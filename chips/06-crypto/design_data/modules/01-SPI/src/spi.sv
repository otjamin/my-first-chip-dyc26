==> flow/design.v <==
module spi(
    input logic clk,
    input logic rst_n,
    input logic spi_clk,
    input logic spi_in,
    output logic spi_out,
    input logic hash_ready,
    input logic [255:0] hash_in,
    output logic [511:0] data_out,
    input logic msg_lock,
    output logic [9:0]msg_bits,
    output logic msg_set_p,
    output logic msg_up_p
);
    logic spi_clk_d;
    typedef enum {IDLE, ADDR_READ, LEN_READ, PAD_IGNORE, LOCK_CHECK, SEND_ERR, SEND_HASH_OK, SEND_HASH, CACHE_PAYLOAD, SAVE_DATA, SEND_OK, IGNORE_PAYLOAD} state_t;
    state_t state, next_state;
    logic [1:0] addr_bits;
    logic [9:0] len_bits;
    logic [9:0] count_len_bits;
    logic [2:0] count_padding_ignore;
    logic [9:0] count_payload_ignore;
    logic [9:0] count_data_send;
    logic [1:0] next_addr_bits;
    logic [9:0] next_len_bits;
    logic [9:0] next_count_len_bits;
    logic [2:0] next_count_padding_ignore;
    logic [9:0] next_count_payload_ignore;
    logic [9:0] next_count_data_send;
    logic [511:0] msg_cache;
    logic [511:0] next_msg_cache;
    logic [9:0]   count_cached;
    logic [9:0]   next_count_cached;
    logic [1:0] pulse_set_for_empty_payload;
    logic spi_clk_edge;
    assign spi_clk_edge = (spi_clk_d == 0) & (spi_clk == 1);
    always_comb begin : spi_logic
        next_state = state;
        next_addr_bits = addr_bits;
        next_len_bits  = len_bits;
        next_count_len_bits = count_len_bits;
        next_count_padding_ignore = count_padding_ignore;
        next_count_payload_ignore = count_payload_ignore;
        next_count_data_send = count_data_send;
        next_count_cached = count_cached;
        next_msg_cache = msg_cache;
        spi_out = 0;
        case(state)
            IDLE: begin
                if (spi_clk_edge) begin
                    next_addr_bits = 0;
                    next_len_bits  = 0;
                    next_count_len_bits = 0;
                    next_count_padding_ignore = 0;
                    next_count_payload_ignore = 0;
                    next_count_data_send = 0;
                    next_addr_bits[1] = spi_in;
                    next_state = ADDR_READ;
                end
            end
            ADDR_READ: begin
                if (spi_clk_edge) begin
                    next_addr_bits[0] = spi_in;
                    next_state = LEN_READ;
                end
            end
            LEN_READ: begin
                if (spi_clk_edge) begin
                    next_len_bits[9 - count_len_bits] = spi_in;
                    next_count_len_bits = count_len_bits + 1;
                    if (count_len_bits == 9) begin
                        next_state = PAD_IGNORE;
                    end
                end
            end
            PAD_IGNORE: begin
                if (spi_clk_edge) begin
                    next_count_padding_ignore = count_padding_ignore + 1;
                    if (count_padding_ignore == 3) begin
                        next_state = LOCK_CHECK;
                    end
                end
            end
            LOCK_CHECK: begin
                if (next_addr_bits == 0) begin  
                    if (msg_lock == 1) begin
                        if (next_len_bits == 0) begin
                            next_state = SEND_ERR;
                        end else begin
                            next_state = IGNORE_PAYLOAD;
                        end
                    end else begin
                        if (next_len_bits == 0) begin
                            next_state = SEND_OK;
                        end else begin
                            next_state = CACHE_PAYLOAD;
                        end
                    end
                end
                if (next_addr_bits == 2) begin  
                    if (hash_ready == 1) begin
                        next_state = SEND_HASH_OK;
                    end else begin
                        next_state = SEND_ERR;
                    end
                end
            end
            IGNORE_PAYLOAD: begin
                if (spi_clk_edge) begin
                    next_count_payload_ignore = count_payload_ignore + 1;
                    if (count_payload_ignore == (next_len_bits - 1)) begin
                        next_state = SEND_ERR;
                    end
                end
            end
            SEND_ERR: begin
                if (spi_clk_edge) begin
                    spi_out = 1;
                    next_count_data_send = count_data_send + 1;
                    if (count_data_send == 7) begin
                        next_count_data_send = 0;
                        next_state = IDLE;
                    end
                end
            end
            SEND_HASH_OK: begin
                if (spi_clk_edge) begin
                    spi_out = ~count_data_send[0];   
                    next_count_data_send = count_data_send + 1;
                    if (count_data_send == 7) begin
                        next_count_data_send = 0;
                        next_state = SEND_HASH;
                    end
                end
            end
            SEND_HASH: begin
                if (spi_clk_edge) begin
                    spi_out = hash_in[255 - count_data_send];
                    next_count_data_send = count_data_send + 1;
                    if (count_data_send == 255) begin
                        next_count_data_send = 0;
                        next_state = IDLE;
                    end
                end
            end
            CACHE_PAYLOAD: begin
                if (spi_clk_edge) begin
                    logic [8:0] idx;
                    idx = (next_len_bits - 1) - count_cached;
                    if (next_addr_bits == 0) begin
                        next_msg_cache[idx] = spi_in;
                    end
                    next_count_cached = count_cached + 1;
                    if (count_cached == (next_len_bits - 1)) begin
                        next_count_cached = 0;
                        next_state = SAVE_DATA;
                    end
                end
            end
            SAVE_DATA: begin
                next_state = SEND_OK;
            end
            SEND_OK: begin
                if (spi_clk_edge) begin
                    spi_out = ~count_data_send[0];   
                    next_count_data_send = count_data_send + 1;
                    if (count_data_send == 7) begin
                        next_count_data_send = 0;
                        next_state = IDLE;
                    end
                end
            end
        endcase
    end
    always_ff @(posedge clk or negedge rst_n) begin
        if (!rst_n) begin
            state <= IDLE;
            spi_clk_d <= 0;
            addr_bits <= 0;
            len_bits <= 0;
            count_len_bits <= 0;
            count_padding_ignore <= 0;
            count_payload_ignore <= 0;
            count_data_send <= 0;
            pulse_set_for_empty_payload <= 0;
            msg_cache <= 0;
            count_cached <= 0;
            msg_bits <= 0;
            data_out <= 0;
            msg_set_p <= 1;  
        end else begin
            state <= next_state;
            addr_bits <= next_addr_bits;
            len_bits <= next_len_bits;
            count_len_bits <= next_count_len_bits;
            count_padding_ignore <= next_count_padding_ignore;
            count_payload_ignore <= next_count_payload_ignore;
            count_data_send <= next_count_data_send;
            msg_cache <= next_msg_cache;
            count_cached <= next_count_cached;
            msg_set_p <= 0;
            msg_bits <= next_len_bits;
            msg_up_p <= 0;
            if (next_state == SAVE_DATA || (next_addr_bits == 0 && next_len_bits == 0 && next_state == SEND_OK && pulse_set_for_empty_payload == 0) ) begin
                pulse_set_for_empty_payload <= 1;
                if (next_addr_bits == 0) begin
                    data_out <= next_msg_cache;
                    msg_set_p <= 1;
                    msg_up_p <= 1;
                end
            end else if (next_state == IDLE) begin
                pulse_set_for_empty_payload <= 0;
            end
            spi_clk_d <= spi_clk;
        end
    end
endmodule
* Tool chain data of spi
What the tools print for spi, step after step.
Line numbers count from 1 in the design file above.
Operators: Yosys type, input widths -> output width; for muxes data width and select width s.
A cell with -- has no value.
- Top module :: spi
- Clock :: clk
- Library :: sky130hd
- Corner :: tt_025C_1v80

* Elaborated design
Yosys after proc, flatten, opt, wreduce and memory -nomap, before mapping. Memory bits, and registers merged into a memory's read port (data or address), are not among the register bits. Print and check cells are not counted. Equal cells are merged and count once.
- Output and inout port bits :: 525
- Cells after elaboration :: 146
- Bits in registers :: 1116
- Input bits :: 262
- Bitwise operators :: 9
- Add/subtract/negate cells :: 11
- Shift-type cells :: 5
- Muxes and demuxes :: 56
- Equality and inequality tests :: 26
- Reductions and logical operators :: 25
** Operators with widths (count)
- $mux 512 :: 3
- $mux 32 :: 18
- $shift 1x10->512 :: 1
- $shift 1x10->512 const A :: 1
- $and 512x512->512 :: 1
- $or 512x512->512 :: 1
- $not 512->512 :: 1
- $pmux 32 s11 :: 1
- $shiftx 256x11->1 :: 1
- $eq 32x4->1 const B :: 6
- $eq 32x3->1 const B :: 4
- $mux 10 :: 10
- $eq 10x32->1 :: 2
- $eq 32x2->1 const B :: 2
- $logic_not 32->1 :: 2
- $pmux 10 s2 :: 3
- $add 10x1->10 const B :: 4
- $shift 1x33->10 :: 1
- $shift 1x33->10 const A :: 1
- $neg 32->33 :: 1
- $eq 32x1->1 const B :: 1
- $pmux 10 s3 :: 1
- $logic_not 10->1 :: 2
- $sub 10x1->11 const B :: 1
- $sub 4x10->11 const A :: 1
- $sub 8x10->11 const A :: 1
- $and 10x10->10 :: 1
- $or 10x10->10 :: 1
Not listed: further kinds 30, cells in them 59.

* Logic depth
Depth = most cells in a row (Yosys ltp): at word level without a register or memory, in the mapped netlist without a sequential cell, where the memories' decode and read muxes count.
- Depth in word-level cells :: 14
- ABC_AREA :: 0
- Mapped depth :: 23
- Mapped depth without buffers :: 17

* After synthesis
Source: synth_stat.txt of the flow (Yosys; design flattened, memories mapped). It holds for the ABC_AREA given above (unset counts as 0); a run with the other value may have another netlist.
Totals and module areas in this step are rounded.
- Buffer cells :: 314
- Flip-flop cells :: 1095
- Mapped cells :: 3855
- Sequential area :: 27000 um^2
- Mapped area :: 49000 um^2
** Cell types
- sky130_fd_sc_hd__dfrtp_1 :: count 1091, area in all 2.73E+04 um^2
- sky130_fd_sc_hd__mux2_1 :: count 439, area in all 4.94E+03 um^2
- sky130_fd_sc_hd__mux2_2 :: count 222, area in all 2.5E+03 um^2
- sky130_fd_sc_hd__o31ai_1 :: count 299, area in all 2.24E+03 um^2
- sky130_fd_sc_hd__o21ai_0 :: count 419, area in all 2.1E+03 um^2
- sky130_fd_sc_hd__mux4_2 :: count 85, area in all 1.91E+03 um^2
- sky130_fd_sc_hd__buf_12 :: count 44, area in all 880.845 um^2
- sky130_fd_sc_hd__nand2_1 :: count 222, area in all 833.299 um^2
- sky130_fd_sc_hd__clkbuf_1 :: count 186, area in all 698.17 um^2
- sky130_fd_sc_hd__nand3_1 :: count 104, area in all 520.499 um^2
- sky130_fd_sc_hd__nor3_1 :: count 98, area in all 490.47 um^2
- sky130_fd_sc_hd__ha_1 :: count 30, area in all 375.36 um^2
- sky130_fd_sc_hd__nor2_1 :: count 82, area in all 307.795 um^2
- sky130_fd_sc_hd__o21ai_1 :: count 56, area in all 280.269 um^2
- sky130_fd_sc_hd__xnor2_1 :: count 30, area in all 262.752 um^2
- sky130_fd_sc_hd__mux2_4 :: count 12, area in all 180.173 um^2
- sky130_fd_sc_hd__buf_2 :: count 33, area in all 165.158 um^2
- sky130_fd_sc_hd__inv_1 :: count 43, area in all 161.405 um^2
Other cell types: 67; their cells: 360.

* Worst setup path after synthesis
Path of least setup slack by OpenSTA after synthesis, without wires, with an ideal clock, recovery checks aside; 20% of the period is set as input and as output delay. Where synthesis merged equal registers, the netlist keeps one of their names.
- Kind :: register -> register
- Start :: register (no name shown)
- End :: register data_out[438]
- Setup slack :: 0.523 ns
- Data arrival time :: 4.970 ns
- Setup time :: 0.127 ns
- Path delay :: 5.097 ns
- Required time :: 5.493 ns
- Launch time at the first pin :: 0.000 ns
- Period :: 5.62 ns
- Buffers on the path :: 3
- Stages on the path :: 19
- Synthesis period reached :: 5.097 ns
"path delay" is the arrival time less input delay plus setup time.
"stages on the path" counts driving pins, that of a launching flip-flop among them; a cell with two outputs on the path counts twice.
"synthesis period reached" is the clock period less the worst setup slack; recovery checks do not enter. This is arithmetic on one report: input and output delays are still those of the set period (20% each).
- Path through :: sky130_fd_sc_hd__dfrtp_1 > sky130_fd_sc_hd__inv_1 > sky130_fd_sc_hd__ha_1 > sky130_fd_sc_hd__or3b_2 > sky130_fd_sc_hd__clkbuf_1 > sky130_fd_sc_hd__nor3_1 > sky130_fd_sc_hd__xor2_1 > sky130_fd_sc_hd__ha_1 > sky130_fd_sc_hd__buf_2 > sky130_fd_sc_hd__nor3b_1 > sky130_fd_sc_hd__a221oi_1 > sky130_fd_sc_hd__o311ai_1 > sky130_fd_sc_hd__nor4_2 > sky130_fd_sc_hd__a21oi_1 > sky130_fd_sc_hd__nor4_2 > sky130_fd_sc_hd__buf_2 > sky130_fd_sc_hd__nand2_1 > sky130_fd_sc_hd__mux2_1 > sky130_fd_sc_hd__mux2_1
- Elaborated cells on any way between the ends :: 37
- Classes of those cells :: add/sub (3); eq/ne (4); shift (2); mux (16); logic (5); reduce/logical (7)
** Ends and longest elaborated chain, post-synthesis
- end, assigned :: line 189 : data_out <= 0;
- end, assigned :: line 207 : data_out <= next_msg_cache;
- end, declared :: line 9 : output logic [511:0] data_out,
No chain of elaborated cells between the ends is given.
Nets of the timed path that keep an RTL name, with a line that drives or declares them; the list need not be complete.
** Named nets, post-synthesis
- next_msg_cache[438] :: line 48 : case(state)

* Timing after layout
From the final timing report of stored run 1: the path of least setup slack in the routed layout; clock arrival at registers is part of the times.
- Kind :: register -> register
- Start :: register count_len_bits[5]
- End :: register data_out[251]
- Setup slack :: -1.62 ns
- Required time :: 3.97 ns
- Data arrival time :: 5.59 ns
- Launch time at the first pin :: 0.70 ns
- Period :: 3.39 ns
- Stages on the path :: 21
- Buffers on the path :: 6
- Setup time :: 0.11 ns
Between the ends stands the longest chain of elaborated cells between them, by number of cells; it is not shown to be the way that was timed. Of several equally long chains one is given.
A line is the first line of the expression or statement that the cell stems from. Yosys adds cells for indexed reads and writes and turns some case tables into memories.
- Path through :: sky130_fd_sc_hd__dfrtp_2 > sky130_fd_sc_hd__buf_4 > sky130_fd_sc_hd__or4_4 > sky130_fd_sc_hd__nor3_2 > sky130_fd_sc_hd__xnor2_1 > sky130_fd_sc_hd__or3_1 > sky130_fd_sc_hd__ha_1 > sky130_fd_sc_hd__or4b_2 > sky130_fd_sc_hd__nor3_1 > sky130_fd_sc_hd__nand3_1 > sky130_fd_sc_hd__nor4_2 > sky130_fd_sc_hd__o31a_1 > sky130_fd_sc_hd__o21bai_1 > sky130_fd_sc_hd__a32o_1 > sky130_fd_sc_hd__o21ai_4 > sky130_fd_sc_hd__buf_12 > sky130_fd_sc_hd__buf_16 > sky130_fd_sc_hd__buf_6 > sky130_fd_sc_hd__buf_12 > sky130_fd_sc_hd__clkbuf_16 > sky130_fd_sc_hd__mux2_4
- Length of the longest elaborated chain :: 14
- Elaborated cells on any way between the ends :: 21
- Source lines of those cells :: 5
- Classes of those cells :: add/sub (2); eq/ne (3); shift (2); mux (5); logic (3); reduce/logical (6)
** Ends and longest elaborated chain, post-layout
- start, declared :: line 20 : logic [9:0] count_len_bits;
- start, assigned :: line 181 : count_len_bits <= 0;
- start, assigned :: line 195 : count_len_bits <= next_count_len_bits;
- $sub 4x10->11 :: line 69 : next_len_bits[9 - count_len_bits] = spi_in;
- $neg 32->33 :: line 69
- $shift 1x33->10 :: line 69
- $not 10->10 :: line 69
- $and 10x10->10 :: line 69
- $or 10x10->10 :: line 69
- $mux 10 :: line 68 : if (spi_clk_edge) begin
- $pmux 10 s2 :: line 48 : case(state)
- $logic_not 10->1 :: line 204 : if (next_state == SAVE_DATA || (next_addr_bits == 0 && next_len_bits == 0 && next_state == SEND_OK && pulse_se ...
- $logic_and 1x1->1 x3 :: line 204
- $logic_or 1x1->1 :: line 204
- $reduce_and 2->1
- end, assigned :: line 189 : data_out <= 0;
- end, assigned :: line 207 : data_out <= next_msg_cache;
- end, declared :: line 9 : output logic [511:0] data_out,
Nets of the timed path that keep an RTL name, with a line that drives or declares them; the list need not be complete.
** Named nets, post-layout (line)
- next_len_bits[0] :: 48

Wiki page: spi / flow data

Settings and measured results of 2 stored flow runs for module spi (sky130hd), not sorted in any way. The constraints put input and output delay at 20% of the set period each and load the outputs with 0.01 pF.
"clock period achieved" = clock period - worst setup slack. The figure is calculated, with input and output delays left at 20% of the set period.
"worst path time": the worst setup path's part of the clock period (all of it between registers, 20% less for each end at a port) less its slack. A launch clock that arrives late makes it longer, a capture clock that arrives late makes it shorter.
"overall power" is the tool's figure for a default switching activity; nothing was simulated.
The measured numbers are rounded.

** Stored run 1
- Settings :: period_ns=3.39; CORE_UTILIZATION=47; SETUP_SLACK_MARGIN=-0.17; PLACE_DENSITY_LB_ADDON=0.28; CORE_ASPECT_RATIO=1.42; CELL_PAD_IN_SITES_GLOBAL_PLACEMENT=2; CTS_CLUSTER_SIZE=66; SLEW_MARGIN=30; MIN_ROUTING_LAYER=met1; CAP_MARGIN=20; CORE_MARGIN=2
- Setup TNS :: -1300 ns
- Clock period achieved :: 5.005 ns
- Total die area :: 110000 um^2
- Smallest setup slack :: -1.6 ns
- Standard-cell area after layout :: 68000 um^2
- Overall power :: 51 mW
- Netlist area reported by Yosys :: 49000 um^2
- Worst path time :: 5.01 ns
- Critical path type :: register -> register
- Utilization in the final report :: 66 %

** Stored run 2
- Settings :: period_ns=5.27; CORE_UTILIZATION=15; SETUP_SLACK_MARGIN=1.18; PLACE_DENSITY_LB_ADDON=0.08; CELL_PAD_IN_SITES_GLOBAL_PLACEMENT=2; GPL_TIMING_DRIVEN=1; GPL_ROUTABILITY_DRIVEN=0; CTS_CLUSTER_SIZE=16; CTS_CLUSTER_DIAMETER=363; CAP_MARGIN=20; CORE_MARGIN=2; SLEW_MARGIN=20
- Setup TNS :: 0.000 ns
- Clock period achieved :: 5.211 ns
- Total die area :: 330000 um^2
- Smallest setup slack :: 0.059 ns
- Standard-cell area after layout :: 72000 um^2
- Overall power :: 31 mW
- Netlist area reported by Yosys :: 49000 um^2
- Worst path time :: 5.21 ns
- Critical path type :: register -> register
- Utilization in the final report :: 22 %
